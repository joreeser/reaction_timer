==> flow/design.v <==
module stop_watch_cascade
   (
    input  logic clk,
    input  logic go, clr,
    output logic [3:0] d2, d1, d0
   );
   localparam  DVSR = 5000000;
   logic [22:0] ms_reg;
   logic [22:0] ms_next;
   logic [3:0] d2_reg, d1_reg, d0_reg;
   logic [3:0] d2_next, d1_next, d0_next;
   logic d1_en, d2_en, d0_en;
   logic ms_tick, d0_tick, d1_tick;
   always_ff @(posedge clk)
   begin
      ms_reg <= ms_next;
      d2_reg <= d2_next;
      d1_reg <= d1_next;
      d0_reg <= d0_next;
   end
   assign ms_next = (clr || (ms_reg==DVSR && go)) ? 4'b0 :
                    (go) ? ms_reg + 1 :
                           ms_reg;
   assign ms_tick = (ms_reg==DVSR) ? 1'b1 : 1'b0;
   assign d0_en = ms_tick;
   assign d0_next = (clr || (d0_en && d0_reg==9)) ? 4'b0 :
                    (d0_en) ? d0_reg + 1 :
                              d0_reg;
   assign d0_tick = (d0_reg==9) ? 1'b1 : 1'b0;
   assign d1_en = ms_tick & d0_tick;
   assign d1_next = (clr || (d1_en && d1_reg==9)) ? 4'b0 :
                    (d1_en) ? d1_reg + 1 :
                              d1_reg;
   assign d1_tick = (d1_reg==9) ? 1'b1 : 1'b0;
   assign d2_en = ms_tick & d0_tick & d1_tick;
   assign d2_next = (clr || (d2_en && d2_reg==9)) ? 4'b0 :
                    (d2_en) ? d2_reg + 1 :
                              d2_reg;
   assign d0 = d0_reg;
   assign d1 = d1_reg;
   assign d2 = d2_reg;
endmodule
Tool chain data of stop_watch_cascade
Tool output for the design above, in the order of the flow.
Lines are those of the file above, counted from 1.
Operators carry their Yosys type and port widths (W data, S select, Z words).
Cell names lack the library's common part.
A cell with - has no value.
- top module: stop_watch_cascade
- clock input: clk
- cell library: sky130hd
- timing corner: tt_025C_1v80

Elaborated design
Yosys after proc, flatten, opt, wreduce and memory -nomap, before mapping. Enables and synchronous resets that opt folds into registers are not counted as muxes. Memory bits, and registers merged into a memory's read port (data or address), are not among the register bits. Print and check cells are not counted. Equal cells are merged and count once.
- output and inout port bits: 12
- register bits at 35
- noted input bits: 3
- noted eq/ne operators: 4
- multiplexer cells at 3
- add/subtract/negate cells: 4
- reduce/logical cells at 8
- bitwise gates (word level): 2
- operators by type and width (cell ; count):
    $add A23 B1 Y23 const B ; 1
    $eq A23 B23 Y1 const B ; 1
    $add A4 B1 Y4 const B ; 3
    $eq A4 B4 Y1 const B ; 3
    $logic_and A1 B1 Y1 ; 4
    $logic_or A1 B1 Y1 ; 4
    $mux W1 ; 3
    $and A1 B1 Y1 ; 2

Longest topological paths
Depth = most cells in a row (Yosys ltp): at word level without a register or memory, in the mapped netlist without a sequential cell, where the memories' decode and read muxes count.
- noted depth in word-level cells: 6
- ABC_AREA at 0
- mapped depth: 8
- gate-level depth less buffers: 6

Mapped cells and area
The flow's flattened synthesis, as Yosys stat reports it; memories are mapped. The netlist is that of the ABC_AREA named above (0 if unset); the other value can give another one.
- cell types (cell type ; count ; total area (µm²)):
    dfxtp_1 ; 35 ; 700.672
    a21oi_1 ; 26 ; 130.125
    ha_1 ; 8 ; 100.096
    or4_1 ; 12 ; 90.086
    xor2_1 ; 9 ; 78.826
    nor4b_4 ; 3 ; 71.318
    o21ai_0 ; 14 ; 70.067
    o31ai_1 ; 9 ; 67.565
    nand4_4 ; 3 ; 63.811
    nand4_1 ; 9 ; 56.304
    nand3_1 ; 9 ; 45.043
    nor2_1 ; 12 ; 45.043
    or3_1 ; 7 ; 43.792
    nand2_1 ; 11 ; 41.29
    inv_1 ; 9 ; 33.782
    and3b_1 ; 3 ; 26.275
    and4_1 ; 3 ; 26.275
    and2_1 ; 4 ; 25.024
Other cell types: 17; their cells: 30.
- noted chip area (Yosys): 1924.3 µm²
- sequential area: 700.7 µm²
- noted flip-flop cells: 35
- mapped cells at 216
- buffer cells: 11

Timing after synthesis
Path of least setup slack by OpenSTA after synthesis, without wires, with an ideal clock, recovery checks aside; 20% of the period is set as input and as output delay. Where synthesis merged equal registers, the netlist keeps one of their names.
- path type: input to register
- from: in go
- to: reg ms_reg[21]
- input delay at 0.702 ns
- time at the first pin: 0.702 ns
- delay of the path: 1.283 ns
- period at 3.51 ns
- stages at 6
- noted data arrival time: 1.915 ns
- setup slack: 1.526 ns
- noted required time: 3.440 ns
- noted path buffers: 2
- setup time: 0.070 ns
- synthesis period reached: 1.984 ns
"delay of the path" = arrival - input delay + setup time.
"stages" counts driving pins, that of a launching flip-flop among them; a cell with two outputs on the path counts twice.
"synthesis period reached" = period - worst setup slack (recovery checks aside). The figure is calculated, with input and output delays left at 20% of the set period.
The rows between start and end are the longest chain of elaborated cells between them; the timing report does not say that the signal goes this way. Where chains are equally long, one stands for them.
Each line given opens the expression or statement behind the cell; cells for indexed reads and writes are added by Yosys, which also makes memories of some case tables.
- cell sequence: buf_2 -> and4_1 -> buf_4 -> nand4_4 -> or4_1 -> a21oi_1
- length of the longest elaborated chain: 2
- elaborated cells on any way between the ends at 2
- those cells by class: reduce/logical: 2
- RTL lines, path post-synthesis (element ; RTL line ; source):
    start: declaration ; 4 ; input  logic go, clr,
    $logic_and A1 B1 Y1 ; 21 ; assign ms_next = (clr || (ms_reg==DVSR && go)) ? 4'b0 :
    $logic_or A1 B1 Y1 ; 21 ;
    end: assignment ; 16 ; ms_reg <= ms_next;
    end: declaration ; 8 ; logic [22:0] ms_reg;

Worst path after layout
Path of least setup slack in the final report of job 2 (OpenROAD, finished layout, wires in). Where an end is a register, its clock arrival counts in the times.
- path type: register to register
- from: reg ms_reg[0]
- to: reg d2_reg[2]
- noted path buffers: 1
- noted data arrival time: 2.04 ns
- time at the first pin: 0.28 ns
- stages at 8
- period at 1.72 ns
- noted required time: 1.94 ns
- setup time: 0.06 ns
- setup slack: -0.10 ns
The rows between start and end are the longest chain of elaborated cells between them; the timing report does not say that the signal goes this way. Where chains are equally long, one stands for them.
- cell sequence: dfxtp_2 -> inv_2 -> ha_4 -> and4bb_2 -> nand4_4 -> clkbuf_16 -> or4b_1 -> a21oi_1
- length of the longest elaborated chain: 6
- elaborated cells on any way between the ends at 6
- those cells by class: eq/ne: 1; mux: 1; logic: 2; reduce/logical: 2
- RTL lines, path after layout (element ; RTL line ; source):
    start: declaration ; 8 ; logic [22:0] ms_reg;
    start: assignment ; 16 ; ms_reg <= ms_next;
    $eq A23 B23 Y1 ; 24 ; assign ms_tick = (ms_reg==DVSR) ? 1'b1 : 1'b0;
    $mux W1 ; 24 ;
    $and A1 B1 Y1 (2 in a row) ; 35 ; assign d2_en = ms_tick & d0_tick & d1_tick;
    $logic_and A1 B1 Y1 ; 36 ; assign d2_next = (clr || (d2_en && d2_reg==9)) ? 4'b0 :
    $logic_or A1 B1 Y1 ; 36 ;
    end: assignment ; 17 ; d2_reg <= d2_next;
    end: declaration ; 10 ; logic [3:0] d2_reg, d1_reg, d0_reg;

stop_watch_cascade through Yosys and OpenROAD on sky130hd: 2 stored runs, unordered, with their settings and measured results. The constraints put input and output delay at 20% of the set period each and load the outputs with 0.01 pF.
"clock period reached" is the run's clock period less its worst setup slack. It is reckoned from that one timing run; input and output delays stay at 20% of the period that was set.
"time of the worst setup path" is the time allowed to the run's worst setup path (the clock period less input and output delay, where it has them) less its slack. Clock arrival times count: a late capture clock shortens it, a late launch clock lengthens it.
By "total power after layout" is meant OpenSTA's value without simulated activity: inputs other than the clock are taken to toggle once in ten clock periods, and the tool carries that through the logic.

Job 1
Settings were period_ns = 1.39; CORE_UTILIZATION = 58; SETUP_SLACK_MARGIN = 0.35; PLACE_DENSITY_LB_ADDON = 0.1; CORE_MARGIN = 4; GPL_ROUTABILITY_DRIVEN = 1; CTS_CLUSTER_SIZE = 65; CTS_CLUSTER_DIAMETER = 337; MIN_ROUTING_LAYER = met2; CAP_MARGIN = 20; SLEW_MARGIN = 20
- incomplete, routing halted on DPL-0038

Job 2
Settings were period_ns = 1.72; CORE_UTILIZATION = 46; CAP_MARGIN = 20; CORE_MARGIN = 2; SLEW_MARGIN = 20
- utilization after routing: 66.9%
- noted the time of the worst setup path: 1.82 ns
- worst setup path type: register to register
- clock period reached at 1.817 ns
- die size at 4,716.9 µm²
- mapped cell area after synthesis at 1,924.3 µm²
- noted the total power after layout: 1.546 mW
- standard-cell area after layout: 2,676.3 µm²
- noted the smallest setup slack: -0.097 ns
- worst hold slack: 0.511 ns
- final setup TNS: -0.670 ns
